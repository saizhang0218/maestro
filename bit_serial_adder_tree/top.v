==> flow/design.v <==
module adder 
    (   input clk,reset,clean,   
        input a,b,   
        output reg s   
        );
reg c;
always@(posedge clk or posedge reset)
begin
    if(reset == 1) begin  
        s <= 0;
        c <= 0;
    end
    else if (clean==1) begin
        c <= 0;
    end 
    else begin
        s <= a ^ b ^ c;   
        c <= (a & b) | (c & b) | (a & c);   
    end 
end
endmodule 
`timescale 1ns / 1ps
module adder_tree(
    input         clk          ,
    input         reset        ,
    input         clean        ,
    input  [7:0]  inputs       ,
    output result
    );
wire [5:0] inter_result;
reg clean_delay,clean_delay_delay;
always@(posedge clk or posedge reset) 
begin
    if (reset) begin
        {clean_delay,clean_delay_delay} <= 'b0;
    end
    else begin
        clean_delay <= clean;
        clean_delay_delay <= clean_delay;
    end
end
adder part0(.clk(clk),.reset(reset),.clean(clean),.a(inputs[7]),.b(inputs[6]),.s(inter_result[3]));   
adder part1(.clk(clk),.reset(reset),.clean(clean),.a(inputs[5]),.b(inputs[4]),.s(inter_result[2]));   
adder part2(.clk(clk),.reset(reset),.clean(clean),.a(inputs[3]),.b(inputs[2]),.s(inter_result[1]));   
adder part3(.clk(clk),.reset(reset),.clean(clean),.a(inputs[1]),.b(inputs[0]),.s(inter_result[0]));   
adder part4(.clk(clk),.reset(reset),.clean(clean_delay),.a(inter_result[3]),.b(inter_result[2]),.s(inter_result[4]));   
adder part5(.clk(clk),.reset(reset),.clean(clean_delay),.a(inter_result[1]),.b(inter_result[0]),.s(inter_result[5]));   
adder part6(.clk(clk),.reset(reset),.clean(clean_delay_delay),.a(inter_result[4]),.b(inter_result[5]),.s(result));   
endmodule
`timescale 1ns / 1ps
module adder_tree_set(
    input         clk          ,
    input         reset        ,
    input         enable       ,
    input  [7:0] input_h_trees7,input_h_trees6,input_h_trees5,input_h_trees4,input_h_trees3,input_h_trees2,input_h_trees1,input_h_trees0,    
    output  result_en       ,
    output [7:0] result
    );
    wire clean;
    wire [7:0] result_en_indi;
    reg [4:0] counter;
    reg enable_delay, enable_delay2,enable_delay3;
    always@(posedge clk or posedge reset)    begin
        if(reset == 1) begin  
            counter <= 'b0;
            {enable_delay,enable_delay2,enable_delay3} <= 'b0;
        end
        else begin
            counter <= counter + (enable == 1'b1);
            enable_delay <= enable;
            enable_delay2 <= enable_delay;
            enable_delay3 <= enable_delay2;
        end
    end
    assign clean = (counter == 5'b11111);
    assign result_en = enable_delay3;
    adder_tree adder0(.clk(clk),.reset(reset),.clean(clean),.inputs({input_h_trees7[0],input_h_trees6[0],input_h_trees5[0],input_h_trees4[0],input_h_trees3[0],input_h_trees2[0],input_h_trees1[0],input_h_trees0[0]}),.result(result[0]));   
    adder_tree adder1(.clk(clk),.reset(reset),.clean(clean),.inputs({input_h_trees7[1],input_h_trees6[1],input_h_trees5[1],input_h_trees4[1],input_h_trees3[1],input_h_trees2[1],input_h_trees1[1],input_h_trees0[1]}),.result(result[1]));   
    adder_tree adder2(.clk(clk),.reset(reset),.clean(clean),.inputs({input_h_trees7[2],input_h_trees6[2],input_h_trees5[2],input_h_trees4[2],input_h_trees3[2],input_h_trees2[2],input_h_trees1[2],input_h_trees0[2]}),.result(result[2]));   
    adder_tree adder3(.clk(clk),.reset(reset),.clean(clean),.inputs({input_h_trees7[3],input_h_trees6[3],input_h_trees5[3],input_h_trees4[3],input_h_trees3[3],input_h_trees2[3],input_h_trees1[3],input_h_trees0[3]}),.result(result[3]));   
    adder_tree adder4(.clk(clk),.reset(reset),.clean(clean),.inputs({input_h_trees7[4],input_h_trees6[4],input_h_trees5[4],input_h_trees4[4],input_h_trees3[4],input_h_trees2[4],input_h_trees1[4],input_h_trees0[4]}),.result(result[4]));   
    adder_tree adder5(.clk(clk),.reset(reset),.clean(clean),.inputs({input_h_trees7[5],input_h_trees6[5],input_h_trees5[5],input_h_trees4[5],input_h_trees3[5],input_h_trees2[5],input_h_trees1[5],input_h_trees0[5]}),.result(result[5]));   
    adder_tree adder6(.clk(clk),.reset(reset),.clean(clean),.inputs({input_h_trees7[6],input_h_trees6[6],input_h_trees5[6],input_h_trees4[6],input_h_trees3[6],input_h_trees2[6],input_h_trees1[6],input_h_trees0[6]}),.result(result[6]));   
    adder_tree adder7(.clk(clk),.reset(reset),.clean(clean),.inputs({input_h_trees7[7],input_h_trees6[7],input_h_trees5[7],input_h_trees4[7],input_h_trees3[7],input_h_trees2[7],input_h_trees1[7],input_h_trees0[7]}),.result(result[7]));   
endmodule
`timescale 1ns / 1ps
module top(
    input         clk          ,
    input         reset        ,
    input  [7:0] control       ,  
    input  [8-1:0] output_sa0,output_sa1,output_sa2,output_sa3,output_sa4,output_sa5,output_sa6,output_sa7,
    output [7:0] result
    );
wire [7:0] input_h_trees0,input_h_trees1,input_h_trees2,input_h_trees3,input_h_trees4,input_h_trees5,input_h_trees6,input_h_trees7;
wire [7:0] result_inter0,result_inter1,result_inter2,result_inter3;
assign input_h_trees0 = output_sa0 & {(8){control[0]}};
assign input_h_trees1 = output_sa1 & {(8){control[1]}};
assign input_h_trees2 = output_sa2 & {(8){control[2]}};
assign input_h_trees3 = output_sa3 & {(8){control[3]}};
assign input_h_trees4 = output_sa4 & {(8){control[4]}};
assign input_h_trees5 = output_sa5 & {(8){control[5]}};
assign input_h_trees6 = output_sa6 & {(8){control[6]}};
assign input_h_trees7 = output_sa7 & {(8){control[7]}};
adder_tree_set set0(.clk(clk),.reset(reset),.input_h_trees7(input_h_trees7),.input_h_trees6(input_h_trees6),.input_h_trees5(input_h_trees5),.input_h_trees4(input_h_trees4),.input_h_trees3(input_h_trees3),.input_h_trees2(input_h_trees2),.input_h_trees1(input_h_trees1),.input_h_trees0(input_h_trees0),.result(result));   
endmodule
From RTL to reports: top
Tool output for the design above, in the order of the flow. Lines are those of the file above, counted from 1. Operators carry their Yosys type and port widths (W data, S select, Z words). Library cell names are shortened. The mark n/a stands for no value.

Design top: top. Clock input: clk. Standard-cell library: sky130hd. Library corner: tt_025C_1v80.

After elaboration
Counts by Yosys on the flattened word-level netlist (proc, flatten, opt, wreduce; memories kept). Register bits leave out memories and registers merged into their read ports (data or address); mux counts leave out enables and synchronous resets folded into registers. Print and check cells are left out. Cells with the same type and inputs are merged into one.

The entry for mux-type cells reads 56. The figure for bitwise operators is 400. Eq/ne operators: 2. Under add/sub/neg operators stands 1.

Operators by type and width (count): $and A1 B1 Y1 (168); $or A1 B1 Y1 (112); $xor A1 B1 Y1 (112); $and A8 B8 Y8 (8); $mux W1 (56); $add A5 B1 Y5 (1); $eq A5 B5 Y1 const B (1); $eq A1 B1 Y1 const B (1).

The figure for register bits is 119. For cells after elaboration the number is 574. For input port bits the number is 74.

Logic depth
Depth = most cells in a row (Yosys ltp): at word level without a register or memory, in the mapped netlist without a sequential cell, where the memories' decode and read muxes count.

The figure for word-level depth is 5. Under ABC_AREA stands 0. Mapped depth: 4. The figure for gate-level depth less buffers is 3.

Synthesis result
The flow's flattened synthesis, as Yosys stat reports it; memories are mapped. The netlist is that of the ABC_AREA named above (0 if unset); the other value can give another one.

Cell types: dfrtp_1 (count 112, area in all 2.8E+03 um2); fa_1 (count 56, area in all 1.12E+03 um2); inv_1 (count 97, area in all 364.099 um2); nand2_1 (count 64, area in all 240.23 um2); buf_4 (count 8, area in all 60.058 um2); buf_2 (count 8, area in all 40.038 um2).

The entry for flip-flops reads 112. The figure for chip area (Yosys) is 4628.2 um2. Standard cells after synthesis: 345.

By module: a second synthesis without flattening, with its own total; a netlist apart from the flattened one above.

The figure for cell total of the unflattened synthesis is 443. For area total of the unflattened synthesis the number is 6573.8 um2.

Each row is one instance without its submodules.

By module: adder (instances 56, sequential area 50.0 um2, area 97.6 um2, cells 6); adder_tree (instances 8, sequential area 50.0 um2, area 53.8 um2, cells 3); top (instances 1, sequential area 0.0 um2, area 400.4 um2, cells 64); adder_tree_set (instances 1, sequential area 200.2 um2, area 277.8 um2, cells 19).

Timing after synthesis
Path of least setup slack by OpenSTA after synthesis, without wires, with an ideal clock, recovery checks aside; 20% of the period is set as input and as output delay. Where synthesis merged equal registers, the netlist keeps one of their names.

Path kind: input port to flip-flop. Start point: in control[7]. End point: reg set0.adder0.part0.s. The entry for buffers on the path reads 1. Under launch time at the first pin stands 0.414 ns. Data arrival time: 1.188 ns. The entry for slack reads 0.768 ns. Stages: 4. Clock period: 2.07 ns. For delay of the path the number is 0.888 ns. The figure for synthesis period reached is 1.302 ns.

"delay of the path" is the arrival time less input delay plus setup time. "stages" counts driving pins, that of a launching flip-flop among them; a cell with two outputs on the path counts twice. "synthesis period reached" = period - worst setup slack (recovery checks aside). The figure is calculated, with input and output delays left at 20% of the set period. Between the ends stands the longest chain of elaborated cells between them, by number of cells; it is not shown to be the way that was timed. Of several equally long chains one is given. Each line given opens the expression or statement behind the cell; cells for indexed reads and writes are added by Yosys, which also makes memories of some case tables.

Path through: buf_2 nand2_1 fa_1 inv_1. Length of the longest elaborated chain: 3. Under elaborated cells between the ends (all ways) stands 3. The entry for RTL lines with such cells reads 2.

Ends and longest elaborated chain, after synthesis: start, declared (line 90) `input  [7:0] control       ,`; $and A8 B8 Y8 (line 103) `assign input_h_trees7 = output_sa7 & {(8){control[7]}};`; $xor A1 B1 Y1 x2 (line 17) `s <= a ^ b ^ c;`; end, assigned (line 10) `s <= 0;`; end, assigned (line 17); end, declared (line 4) `output reg s`.

Path in the finished layout
Path of least setup slack in the final report of job 1 (OpenROAD, finished layout, wires in). Where an end is a register, its clock arrival counts in the times.

Path kind: flip-flop to output port. Start point: reg set0.adder4.part6.s. End point: out result[4]. Clock period: 1.75 ns. The entry for buffers on the path reads 1. Data arrival time: 1.23 ns. Stages: 2. The entry for slack reads 0.17 ns. Under launch time at the first pin stands 0.36 ns.

Path through: dfrtp_1 clkdlybuf4s50_1. Length of the longest elaborated chain: 0. Under elaborated cells between the ends (all ways) stands 0. The entry for RTL lines with such cells reads 0.

Ends and longest elaborated chain, after layout: start, declared (line 4) `output reg s`; start, assigned (line 10) `s <= 0;`; start, assigned (line 17) `s <= a ^ b ^ c;`; end, declared (line 92) `output [7:0] result`.

==> results <==
2 stored runs of top in the flow (synthesis by Yosys, layout by OpenROAD, sky130hd cells), in arbitrary order. Constraints: input delay and output delay 20% of the set period each, output load 0.01 pF. "total design power" rests on the timing tool's default activity at the inputs, not on a simulated workload.

Files of job 1:
==> flow/run.sh <==
#!/bin/bash
# the make line also repeats the synthesis and layout settings of config.mk as NAME=value (left out here)
make -C /OpenROAD-flow-scripts/flow DESIGN_CONFIG=/design/flow/config.mk WORK_HOME=/design/flow/orfs CLKGATE_MAP_FILE= finish
==> flow/config.mk <==
export PLATFORM = sky130hd
export DESIGN_NAME = top
export DESIGN_NICKNAME = top
export VERILOG_FILES = /design/flow/design.v
export SDC_FILE = /design/flow/constraint.sdc
export NUM_CORES = 4
export LEC_CHECK = 0
export ABC_AREA = 0
export CAP_MARGIN = 15
export CORE_MARGIN = 2
export CORE_UTILIZATION = 44
export PLACE_DENSITY = 0.41
export SETUP_SLACK_MARGIN = 0.3
export SLEW_MARGIN = 20
export TNS_END_PERCENT = 20
==> flow/constraint.sdc <==
create_clock -name core_clock -period 1.75 [get_ports {clk}]
set_input_delay 0.3500 -clock core_clock [delete_from_list [all_inputs] [get_ports {clk}]]
set_output_delay 0.3500 -clock core_clock [all_outputs]
set_load 0.01 [all_outputs]

Results of job 1. The chip area in the Yosys report stands at 4628.2 um2. The summed negative setup slack reads 0.000 ns. The post-layout utilization is 56.5%. The std-cell area (final layout) reads 5811.8 um2. The worst setup slack after layout is 0.165 ns. The die size comes to 11355.0 um2. The total design power is 6163 µW.

Files of job 2:
==> flow/run.sh <==
#!/bin/bash
# the make line also repeats the synthesis and layout settings of config.mk as NAME=value (left out here)
make -C /OpenROAD-flow-scripts/flow DESIGN_CONFIG=/design/flow/config.mk WORK_HOME=/design/flow/orfs CLKGATE_MAP_FILE= finish
==> flow/config.mk <==
export PLATFORM = sky130hd
export DESIGN_NAME = top
export DESIGN_NICKNAME = top
export VERILOG_FILES = /design/flow/design.v
export SDC_FILE = /design/flow/constraint.sdc
export NUM_CORES = 4
export LEC_CHECK = 0
export ABC_AREA = 1
export CAP_MARGIN = 0
export CORE_ASPECT_RATIO = 1.75
export CORE_MARGIN = 2
export CORE_UTILIZATION = 62
export CTS_CLUSTER_SIZE = 74
export GPL_ROUTABILITY_DRIVEN = 0
export MIN_ROUTING_LAYER = met2
export PLACE_DENSITY_LB_ADDON = 0.15
export SETUP_SLACK_MARGIN = 0.09
export SLEW_MARGIN = 20
export TNS_END_PERCENT = 95
==> flow/constraint.sdc <==
create_clock -name core_clock -period 1.12 [get_ports {clk}]
set_input_delay 0.2240 -clock core_clock [delete_from_list [all_inputs] [get_ports {clk}]]
set_output_delay 0.2240 -clock core_clock [all_outputs]
set_load 0.01 [all_outputs]

Results of job 2. The total design power is 10797 µW. The post-layout utilization is 83.6%. The chip area in the Yosys report stands at 4628.2 um2. The std-cell area (final layout) reads 6048.3 um2. The die size comes to 8199.0 um2. The summed negative setup slack reads 0.000 ns. The worst setup slack after layout is 0.020 ns.
